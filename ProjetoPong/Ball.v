==> flow/design.v <==
module Ball (
    input wire clk, rstn, 
    input wire refr_tick,  
    input wire [9:0] pixel_x, pixel_y, 
    input wire [9:0] paddle_x, paddle_y,   
    input wire paddle_on,   
    input wire wall_on,     
    output reg [9:0] x, y,               
    output reg [11:0] ball_rgb,          
    output reg ball_on                 
);
    localparam BALL_SIZE = 10;   
    localparam BALL_SPEED = 2;   
    localparam BALL_COLOR = 12'h0FF;   
    localparam MAX_X = 640;
    localparam MAX_Y = 480;
    localparam WALL_THICKNESS = 10;  
    localparam PADDLE_WIDTH = 10;    
    localparam PADDLE_HEIGHT = 100;  
    reg [9:0] vx, vy;
    always @(posedge clk or negedge rstn) begin
        if (~rstn) begin
            x <= MAX_X / 2;   
            y <= MAX_Y / 2;   
            vx <= BALL_SPEED;  
            vy <= BALL_SPEED;  
        end else if (refr_tick) begin
            if (wall_on) begin
                if (y <= WALL_THICKNESS) begin
                    vy <= BALL_SPEED;   
                end
                if (y + BALL_SIZE >= MAX_Y - WALL_THICKNESS) begin
                    vy <= -BALL_SPEED;   
                end
                if (x <= WALL_THICKNESS) begin
                    vx <= BALL_SPEED;   
                end
            end
            if (paddle_on) begin
                if ((x + BALL_SIZE >= paddle_x) && (x <= paddle_x + PADDLE_WIDTH) && 
                    (y + BALL_SIZE >= paddle_y) && (y <= paddle_y + PADDLE_HEIGHT)) begin
                    vy <= -vy;   
                    if (vy < 0) begin
                        y <= paddle_y + PADDLE_HEIGHT;   
                    end else if (vy > 0) begin
                        y <= paddle_y - BALL_SIZE;   
                    end
                end
            end
            x <= x + vx;
            y <= y + vy;
        end
    end
    always @(*) begin
        if ((x <= pixel_x) && (pixel_x < x + BALL_SIZE) && (y <= pixel_y) && (pixel_y < y + BALL_SIZE)) begin
            ball_on = 1;
            ball_rgb = BALL_COLOR;
        end else begin
            ball_on = 0;
            ball_rgb = 12'h000;
        end
    end
endmodule
## Tool chain data of Ball

Tool output for the design above, in the order of the flow.
Line numbers count from 1 in the design file above.
The mark - stands for no value.

| design | value |
|---|---|
| top | Ball |
| clock input | clk |
| cell library | sky130hd |
| timing corner | tt_025C_1v80 |

## After elaboration

Counts by Yosys on the flattened word-level netlist (proc, flatten, opt, wreduce; memories kept). Register bits leave out memories and registers merged into their read ports (data or address); mux counts leave out enables and synchronous resets folded into registers. Print and check cells are left out. Cells with the same type and inputs are merged into one.

| word-level totals | value |
|---|---|
| cells after elaboration | 33 |
| register bits after elaboration | 30 |
| input port bits | 45 |
| output and inout bits | 33 |

| cells by class | value |
|---|---|
| $lt $le $gt $ge | 10 |
| muxes and demuxes | 7 |
| add/subtract/negate cells | 7 |
| reduce/logical cells | 6 |

Operator list:

| kind | number |
|---|---|
| 32-bit by 10-bit greater-or-equal comparator with 1-bit output | 2 |
| 10-bit 2-to-1 mux | 5 |
| 10-bit by 4-bit adder with 11-bit output with constant B | 3 |
| 10-bit by 32-bit <= comparator with 1-bit output | 1 |
| 32-bit by 9-bit greater-or-equal comparator with 1-bit output with constant B | 1 |
| 10-bit by 11-bit < comparator with 1-bit output | 2 |
| 10-bit <= comparator | 2 |
| 10-bit by 11-bit <= comparator with 1-bit output | 1 |
| 10-bit by 7-bit adder with 11-bit output with constant B | 1 |
| 10-bit adder | 1 |
| 10-bit by 2-bit adder with 10-bit output with constant B | 1 |
| 10-bit by 4-bit <= comparator with 1-bit output with constant B | 1 |
| 10-bit negation | 1 |
| 8-bit 2-to-1 mux | 1 |
| 1-bit logical AND | 6 |
| 1-bit 2-to-1 mux | 1 |

## Logic depth

Longest topological path by Yosys (ltp), each cell counted once; first at word level (registers and memories cut), then after technology mapping (sequential cells cut; the memories' decode and read muxes count).

| depth | value |
|---|---|
| depth in word-level cells | 7 |
| ABC_AREA | 0 |
| mapped depth | 15 |
| mapped depth without buffers | 12 |

## After synthesis

Source: synth_stat.txt of the flow (Yosys; design flattened, memories mapped). It holds for the ABC_AREA given above (unset counts as 0); a run with the other value may have another netlist.
Totals and module areas in this step are rounded.

Cells by type:

| cell type | number | total area (um2) |
|---|---|---|
| sky130_fd_sc_hd__ha_1 | 90 | 1126.08 |
| sky130_fd_sc_hd__dfrtp_1 | 22 | 550.528 |
| sky130_fd_sc_hd__inv_1 | 68 | 255.245 |
| sky130_fd_sc_hd__xnor2_1 | 28 | 245.235 |
| sky130_fd_sc_hd__dfstp_2 | 7 | 183.926 |
| sky130_fd_sc_hd__a21oi_1 | 26 | 130.125 |
| sky130_fd_sc_hd__nand2_1 | 33 | 123.869 |
| sky130_fd_sc_hd__o21ai_0 | 21 | 105.101 |
| sky130_fd_sc_hd__xor2_1 | 12 | 105.101 |
| sky130_fd_sc_hd__buf_4 | 13 | 97.594 |
| sky130_fd_sc_hd__nand4_1 | 14 | 87.584 |
| sky130_fd_sc_hd__o311ai_1 | 9 | 78.826 |
| sky130_fd_sc_hd__a21o_1 | 10 | 75.072 |
| sky130_fd_sc_hd__o211ai_1 | 10 | 75.072 |
| sky130_fd_sc_hd__o21a_1 | 10 | 75.072 |
| sky130_fd_sc_hd__nor2_1 | 19 | 71.318 |
| sky130_fd_sc_hd__o2111ai_1 | 7 | 61.309 |
| sky130_fd_sc_hd__mux2_2 | 5 | 56.304 |

Not listed: further types 43, cells in them 90.

| synthesis totals | value |
|---|---|
| buffers | 22 |
| standard cells after synthesis | 494 |
| area of sequential cells | 734 um2 |
| chip area (Yosys) | 4180 um2 |
| flip-flops | 29 |

## Timing after synthesis

Source: OpenSTA report_checks on the synthesized netlist (no wires, ideal clock, input and output delay 20% of the period each), path of least setup slack; recovery checks are left aside. Register names are those of the netlist, which keeps one name where synthesis merged equal registers.

| timing post-synthesis | value |
|---|---|
| kind | input -> output |
| start | input pixel_x[2] |
| end | output ball_rgb[0] |
| launch time at the first pin | 1.024 ns |
| clock period | 5.12 ns |
| buffers on the path | 1 |
| required time | 4.096 ns |
| setup slack | 0.026 ns |
| arrival time | 4.070 ns |
| output delay | 1.024 ns |
| delay of the path | 3.046 ns |
| external input delay | 1.024 ns |
| stages on the path | 9 |
| synthesis period reached | 5.094 ns |

"delay of the path" is the arrival time less input delay plus setup time.
A path that ends at an output port has no setup time.
"stages on the path" counts driving pins, that of a launching flip-flop among them; a cell with two outputs on the path counts twice.
"synthesis period reached" = period - worst setup slack (recovery checks aside). The figure is calculated, with input and output delays left at 20% of the set period.
Between the ends stands the longest chain of elaborated cells between them, by number of cells; it is not shown to be the way that was timed. Of several equally long chains one is given.
Each line given opens the expression or statement behind the cell; cells for indexed reads and writes are added by Yosys, which also makes memories of some case tables.

| between the ends, post-synthesis | value |
|---|---|
| path through | sky130_fd_sc_hd__ha_1 > sky130_fd_sc_hd__nor2b_1 > sky130_fd_sc_hd__o21a_1 > sky130_fd_sc_hd__o21ai_0 > sky130_fd_sc_hd__nand2b_1 > sky130_fd_sc_hd__a2111oi_0 > sky130_fd_sc_hd__o211ai_1 > sky130_fd_sc_hd__a2111oi_0 > sky130_fd_sc_hd__buf_4 |
| cells in the longest elaborated chain | 5 |
| elaborated cells between the ends (all ways) | 6 |
| RTL lines with such cells | 1 |
| classes of those cells | compare (2); mux (1); reduce/logical (3) |

Ends and longest elaborated chain, post-synthesis:

| what | line | RTL |
|---|---|---|
| from (decl) | 4 | `input wire [9:0] pixel_x, pixel_y,` |
| 10-bit <= comparator | 55 | `if ((x <= pixel_x) && (pixel_x < x + BALL_SIZE) && (y <= pixel_y) && (pixel_y < y + BALL_SIZE)) begin` |
| 1-bit logical AND (3 in a row) | 55 |  |
| 8-bit 2-to-1 mux | 55 |  |
| to (decl) | 9 | `output reg [11:0] ball_rgb,` |

Nets of the timed path that keep an RTL name, with a line that drives or declares them; the list need not be complete.

Nets with RTL names, path post-synthesis:

| net | line |
|---|---|
| ball_on | 55 |

## Worst path after layout

From the final timing report of run A: the path of least setup slack in the routed layout; clock arrival at registers is part of the times.

| timing post-layout | value |
|---|---|
| kind | input -> output |
| start | input pixel_x[2] |
| end | output ball_rgb[3] |
| setup slack | 2.20 ns |
| buffers on the path | 2 |
| stages on the path | 10 |
| required time | 7.02 ns |
| external input delay | 1.76 ns |
| output delay | 1.76 ns |
| launch time at the first pin | 1.76 ns |
| arrival time | 4.82 ns |
| clock period | 8.78 ns |

Between the ends stands the longest chain of elaborated cells between them, by number of cells; it is not shown to be the way that was timed. Of several equally long chains one is given.

| between the ends, post-layout | value |
|---|---|
| path through | sky130_fd_sc_hd__clkdlybuf4s50_1 > sky130_fd_sc_hd__ha_1 > sky130_fd_sc_hd__nor2b_1 > sky130_fd_sc_hd__o21a_1 > sky130_fd_sc_hd__o21ai_0 > sky130_fd_sc_hd__nand2b_1 > sky130_fd_sc_hd__a2111oi_0 > sky130_fd_sc_hd__o211ai_1 > sky130_fd_sc_hd__a2111oi_4 > sky130_fd_sc_hd__clkdlybuf4s50_1 |
| cells in the longest elaborated chain | 5 |
| elaborated cells between the ends (all ways) | 6 |
| RTL lines with such cells | 1 |
| classes of those cells | compare (2); mux (1); reduce/logical (3) |

Ends and longest elaborated chain, post-layout:

| what | line | RTL |
|---|---|---|
| from (decl) | 4 | `input wire [9:0] pixel_x, pixel_y,` |
| 10-bit <= comparator | 55 | `if ((x <= pixel_x) && (pixel_x < x + BALL_SIZE) && (y <= pixel_y) && (pixel_y < y + BALL_SIZE)) begin` |
| 1-bit logical AND (3 in a row) | 55 |  |
| 8-bit 2-to-1 mux | 55 |  |
| to (decl) | 9 | `output reg [11:0] ball_rgb,` |

==> results <==
Ball through Yosys and OpenROAD on sky130hd: 2 stored runs, unordered, with their settings and measured results. The constraints put input and output delay at 20% of the set period each and load the outputs with 0.01 pF.
"achieved clock period": clock period set for the run, less the worst setup slack. It is reckoned from that one timing run; input and output delays stay at 20% of the period that was set.
Measured values are rounded.

## Run A

==> flow/run.sh <==
#!/bin/bash
# the make line also repeats the synthesis and layout settings of config.mk as NAME=value (left out here)
make -C /OpenROAD-flow-scripts/flow DESIGN_CONFIG=/design/flow/config.mk WORK_HOME=/design/flow/orfs CLKGATE_MAP_FILE= finish
==> flow/config.mk <==
export PLATFORM = sky130hd
export DESIGN_NAME = Ball
export DESIGN_NICKNAME = Ball
export VERILOG_FILES = /design/flow/design.v
export SDC_FILE = /design/flow/constraint.sdc
export NUM_CORES = 4
export LEC_CHECK = 0
export ABC_AREA = 0
export CAP_MARGIN = 20
export CELL_PAD_IN_SITES_DETAIL_PLACEMENT = 0
export CELL_PAD_IN_SITES_GLOBAL_PLACEMENT = 3
export CORE_ASPECT_RATIO = 1.99
export CORE_MARGIN = 2
export CORE_UTILIZATION = 24
export MIN_ROUTING_LAYER = met1
export SETUP_SLACK_MARGIN = -0.09
export SLEW_MARGIN = 35
==> flow/constraint.sdc <==
create_clock -name core_clock -period 8.78 [get_ports {clk}]
set_input_delay 1.7560 -clock core_clock [delete_from_list [all_inputs] [get_ports {clk}]]
set_output_delay 1.7560 -clock core_clock [all_outputs]
set_load 0.01 [all_outputs]

| result of run A | value |
|---|---|
| die footprint | 18500 um2 |
| achieved clock period | 6.578 ns |
| standard-cell area after layout | 5240 um2 |
| setup slack of the worst path | 2.20 ns |
| worst hold slack | 0.534 ns |
| utilization of the finished layout | 0.305 |
| setup total negative slack | 0.000 ns |
| chip area after synthesis (Yosys) | 4180 um2 |

## Run B

==> flow/run.sh <==
#!/bin/bash
# the make line also repeats the synthesis and layout settings of config.mk as NAME=value (left out here)
make -C /OpenROAD-flow-scripts/flow DESIGN_CONFIG=/design/flow/config.mk WORK_HOME=/design/flow/orfs CLKGATE_MAP_FILE= finish
==> flow/config.mk <==
export PLATFORM = sky130hd
export DESIGN_NAME = Ball
export DESIGN_NICKNAME = Ball
export VERILOG_FILES = /design/flow/design.v
export SDC_FILE = /design/flow/constraint.sdc
export NUM_CORES = 4
export LEC_CHECK = 0
export CAP_MARGIN = 25
export CORE_MARGIN = 5
export CORE_UTILIZATION = 21
export CTS_CLUSTER_DIAMETER = 300
export CTS_CLUSTER_SIZE = 52
export GPL_ROUTABILITY_DRIVEN = 1
export GPL_TIMING_DRIVEN = 0
export PLACE_DENSITY = 0.62
export SLEW_MARGIN = 20
==> flow/constraint.sdc <==
create_clock -name core_clock -period 4.57 [get_ports {clk}]
set_input_delay 0.9140 -clock core_clock [delete_from_list [all_inputs] [get_ports {clk}]]
set_output_delay 0.9140 -clock core_clock [all_outputs]
set_load 0.01 [all_outputs]

| result of run B | value |
|---|---|
| utilization of the finished layout | 0.285 |
| die footprint | 22800 um2 |
| chip area after synthesis (Yosys) | 4180 um2 |
| setup slack of the worst path | 0.145 ns |
| standard-cell area after layout | 5560 um2 |
| worst hold slack | 0.537 ns |
| setup total negative slack | 0.000 ns |
| achieved clock period | 4.425 ns |
